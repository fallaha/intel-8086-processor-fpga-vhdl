==> flow/design.v <==
module UART_TX  (CLK,SendKey,Tx,data);
	input CLK;
	input SendKey;
	input [7:0] data;
	output Tx;
	wire [15:0] Buffer;
	reg [3:0] Number=0;  
	reg [12:0] CounterPluse=0;	 
	reg StartSend;			 
	reg EndSend=1;			 
	reg SendKeyPrev=0; 	 
	always @ (posedge CLK)
	  begin
	    if (StartSend == 1 || EndSend == 0 ) begin
		 EndSend = 0;	 
	    CounterPluse = CounterPluse +1;
			if (CounterPluse == 5000)  
			 begin
			     Number = Number + 1;	 
			     CounterPluse = 0;
				   if (Number == 15)	 
						EndSend = 1;	 
			end
		 end
	  end
	always @ (posedge CLK)
	  begin
		if (EndSend == 1) begin
		  if (SendKey != SendKeyPrev)begin
		     StartSend = 1;
			  SendKeyPrev = ~ SendKeyPrev;
		  end
		 end
		 else
			 StartSend = 0;
	  end
	assign Tx = Buffer [Number];
	assign Buffer = {7'b1111111,data[7:0],1'b0};
endmodule
==> Tool chain data of UART_TX <==
The steps from the RTL of UART_TX to its reports follow in flow order.
Line numbers count from 1 in the design file above.
Library cell names are shortened.
{ "inputs": {"top_module": "UART_TX", "clock_port": "CLK", "cell_library": "sky130hd", "corner": "tt_025C_1v80"} }

==> Word-level counts <==
Source: Yosys, flattened and elaborated, memories not mapped. Widths are those after wreduce. Registers that Yosys merges into a memory's read port (data or address) are not register bits. Print and check cells do not count. Equal cells are merged and count once.
{ "word_totals": {"ff_bits": 20} }
{ "op_classes": {"n_addsub": 2, "n_logic": 2, "n_shift": 1, "reduce_logical": 3, "n_eq": 3, "muxes": 1} }
{ "ops": {"columns": ["op", "n"], "rows": [
  ["indexed select 16 x 4 -> 1 bit", 1],
  ["adder 13 x 1 -> 13 bit (second input constant)", 1],
  ["== test 13 bit (second input constant)", 1],
  ["AND reduction 2 bit", 2],
  ["adder 4 x 1 -> 4 bit (second input constant)", 1],
  ["== test 4 bit (second input constant)", 1],
  ["inverter 1 bit", 2],
  ["!= test 1 bit", 1],
  ["logical OR 1 bit", 1],
  ["two-way mux 1 bit", 1]
]} }

==> Depth <==
Longest topological path by Yosys (ltp), each cell counted once; first at word level (registers and memories cut), then after technology mapping (sequential cells cut; the memories' decode and read muxes count).
{ "depth": {"word_depth": 3, "abc_area": 0, "ltp_mapped": 7, "ltp_nobuf": 6} }

==> Mapped cells and area <==
Source: synth_stat.txt of the flow (Yosys; design flattened, memories mapped). It holds for the ABC_AREA given above (unset counts as 0); a run with the other value may have another netlist.
{ "mapped": {"yosys_area_um2": 1198.6, "sequential_area_um2": 590.6, "cell_count": 104, "buffers": 4, "flip_flops": 20} }
{ "by_type": {"columns": ["cell", "n", "area_total_um2"], "rows": [
  ["edfxtp_1", 19, 570.547],
  ["xor2_1", 8, 70.067],
  ["xnor2_1", 7, 61.309],
  ["ha_1", 4, 50.048],
  ["nor2_1", 11, 41.29],
  ["nand3_1", 6, 30.029],
  ["nand4_1", 4, 25.024],
  ["mux4_2", 1, 22.522],
  ["nand4_4", 1, 21.27],
  ["nor4_4", 1, 21.27],
  ["dfxtp_1", 1, 20.019],
  ["mux2i_1", 2, 20.019],
  ["nand2_1", 5, 18.768],
  ["and4_1", 2, 17.517],
  ["a21oi_1", 3, 15.014],
  ["buf_2", 3, 15.014],
  ["nand3b_1", 2, 15.014],
  ["o21ai_0", 3, 15.014]
]} }
Not listed: further types 17, cells in them 21.

==> Worst setup path after synthesis <==
OpenSTA on the mapped netlist: ideal clock, no wires. The path of least setup slack (recovery checks aside). Input and output delay are each 20% of the period. Register names are those of the netlist, which keeps one name where synthesis merged equal registers.
{ "synth_path": {"path_type": "flip-flop to flip-flop", "startpoint": "register CounterPluse[0]", "endpoint": "register Number[0]", "launch_ns": 0.000, "t_required_ns": 2.091, "delay_ns": 2.340, "setup_ns": 0.299, "setup_slack_ns": 0.050, "path_stages": 8, "n_path_buf": 1, "t_arrival_ns": 2.041, "clock_period_ns": 2.39, "period_less_setup_slack_ns": 2.34} }
"delay_ns" is the arrival time less input delay plus setup time.
"path_stages": output pins that drive a net of the path, with the launching flip-flop's if there is one; two outputs of one cell count as two.
"period_less_setup_slack_ns" is the clock period less the worst setup slack; recovery checks do not enter. This is arithmetic on one report: input and output delays are still those of the set period (20% each).
Between the ends stands the longest chain of elaborated cells between them, by number of cells; it is not shown to be the way that was timed. Of several equally long chains one is given.
A line is the first line of the expression or statement that the cell stems from. Yosys adds cells for indexed reads and writes and turns some case tables into memories.
{ "synth_between": {"cell_sequence": "edfxtp_1 ha_1 buf_2 nor3_1 a31oi_1 or3_4 nor4_4 and2_2", "elab_chain_cells": 3} }
{ "synth_lines": {"columns": ["element", "line_no", "source"], "rows": [
  ["start: declaration", 8, "reg [12:0] CounterPluse=0;"],
  ["start: assignment", 16, "CounterPluse = CounterPluse +1;"],
  ["start: assignment", 20, "CounterPluse = 0;"],
  ["adder 13 x 1 -> 13 bit", 16, null],
  ["== test 13 bit", 17, "if (CounterPluse == 5000)"],
  ["AND reduction 2 bit", null, null],
  ["end: assignment", 19, "Number = Number + 1;"],
  ["end: declaration", 7, "reg [3:0] Number=0;"]
]} }

==> Timing after layout <==
Path of least setup slack in the final report of job 1 (OpenROAD, finished layout, wires in). Where an end is a register, its clock arrival counts in the times.
{ "layout_path": {"path_type": "flip-flop to flip-flop", "startpoint": "register CounterPluse[0]", "endpoint": "register Number[2]", "setup_slack_ns": -0.50, "launch_ns": 0.26, "t_arrival_ns": 2.04, "path_stages": 7, "clock_period_ns": 1.56, "t_required_ns": 1.54, "n_path_buf": 0, "setup_ns": 0.28} }
Between the ends stands the longest chain of elaborated cells between them, by number of cells; it is not shown to be the way that was timed. Of several equally long chains one is given.
{ "layout_between": {"cell_sequence": "edfxtp_1 ha_4 nor3_2 a31oi_1 or3_4 nor4_4 and2_4", "elab_chain_cells": 3} }
{ "layout_lines": {"columns": ["element", "line_no", "source"], "rows": [
  ["start: declaration", 8, "reg [12:0] CounterPluse=0;"],
  ["start: assignment", 16, "CounterPluse = CounterPluse +1;"],
  ["start: assignment", 20, "CounterPluse = 0;"],
  ["adder 13 x 1 -> 13 bit", 16, null],
  ["== test 13 bit", 17, "if (CounterPluse == 5000)"],
  ["AND reduction 2 bit", null, null],
  ["end: assignment", 19, "Number = Number + 1;"],
  ["end: declaration", 7, "reg [3:0] Number=0;"]
]} }

## Implementation results

Flow measurements of UART_TX on sky130hd: 2 stored runs with different settings, listed in no order. Input and output delays are each 20% of the period that was set; the output load is 0.01 pF.
By "timing.worst_path_ns" is meant the share of the clock period that the worst setup path is allowed (20% is reserved at inputs, 20% at outputs), minus its slack. Clock arrival times at its registers enter into it.
"totalPower_uw" is the tool's figure for a default switching activity; nothing was simulated.

Job 1
==> flow/run.sh <==
#!/bin/bash
# the make line also repeats the synthesis and layout settings of config.mk as NAME=value (left out here)
make -C /OpenROAD-flow-scripts/flow DESIGN_CONFIG=/design/flow/config.mk WORK_HOME=/design/flow/orfs CLKGATE_MAP_FILE= finish
==> flow/config.mk <==
export PLATFORM = sky130hd
export DESIGN_NAME = UART_TX
export DESIGN_NICKNAME = UART_TX
export VERILOG_FILES = /design/flow/design.v
export SDC_FILE = /design/flow/constraint.sdc
export NUM_CORES = 4
export LEC_CHECK = 0
export CAP_MARGIN = 20
export CORE_MARGIN = 2
export CORE_UTILIZATION = 26
export CTS_CLUSTER_DIAMETER = 90
export CTS_CLUSTER_SIZE = 24
export MIN_ROUTING_LAYER = met1
export PLACE_DENSITY = 0.89
export SLEW_MARGIN = 20
==> flow/constraint.sdc <==
create_clock -name core_clock -period 1.56 [get_ports {CLK}]
set_input_delay 0.3120 -clock core_clock [delete_from_list [all_inputs] [get_ports {CLK}]]
set_output_delay 0.3120 -clock core_clock [all_outputs]
set_load 0.01 [all_outputs]

==> results of job 1, as JSON <==
{
  "setupTns_ns": -6.017,
  "totalPower_uw": 1002,
  "design.die.area_um2": 5169.6,
  "final_hold_ws_ns": 0.477,
  "post_synth_area_um2": 1198.6,
  "final_setup_ws_ns": -0.500,
  "timing.worst_path_ns": 2.06,
  "worst_path_kind": "flip-flop to flip-flop",
  "fin_util_frac": 0.391
}

Job 2
==> flow/run.sh <==
#!/bin/bash
# the make line also repeats the synthesis and layout settings of config.mk as NAME=value (left out here)
make -C /OpenROAD-flow-scripts/flow DESIGN_CONFIG=/design/flow/config.mk WORK_HOME=/design/flow/orfs CLKGATE_MAP_FILE= finish
==> flow/config.mk <==
export PLATFORM = sky130hd
export DESIGN_NAME = UART_TX
export DESIGN_NICKNAME = UART_TX
export VERILOG_FILES = /design/flow/design.v
export SDC_FILE = /design/flow/constraint.sdc
export NUM_CORES = 4
export LEC_CHECK = 0
export ABC_AREA = 1
export CAP_MARGIN = 20
export CELL_PAD_IN_SITES_DETAIL_PLACEMENT = 0
export CELL_PAD_IN_SITES_GLOBAL_PLACEMENT = 1
export CORE_ASPECT_RATIO = 1.98
export CORE_MARGIN = 2
export CORE_UTILIZATION = 69
export CTS_CLUSTER_DIAMETER = 332
export GPL_ROUTABILITY_DRIVEN = 1
export MAX_ROUTING_LAYER = met4
export PLACE_DENSITY_LB_ADDON = 0.21
export SLEW_MARGIN = 20
==> flow/constraint.sdc <==
create_clock -name core_clock -period 2.01 [get_ports {CLK}]
set_input_delay 0.4020 -clock core_clock [delete_from_list [all_inputs] [get_ports {CLK}]]
set_output_delay 0.4020 -clock core_clock [all_outputs]
set_load 0.01 [all_outputs]

==> results of job 2, as JSON <==
{
  "outcome": "unfinished; error FLW-0024 in placement"
}
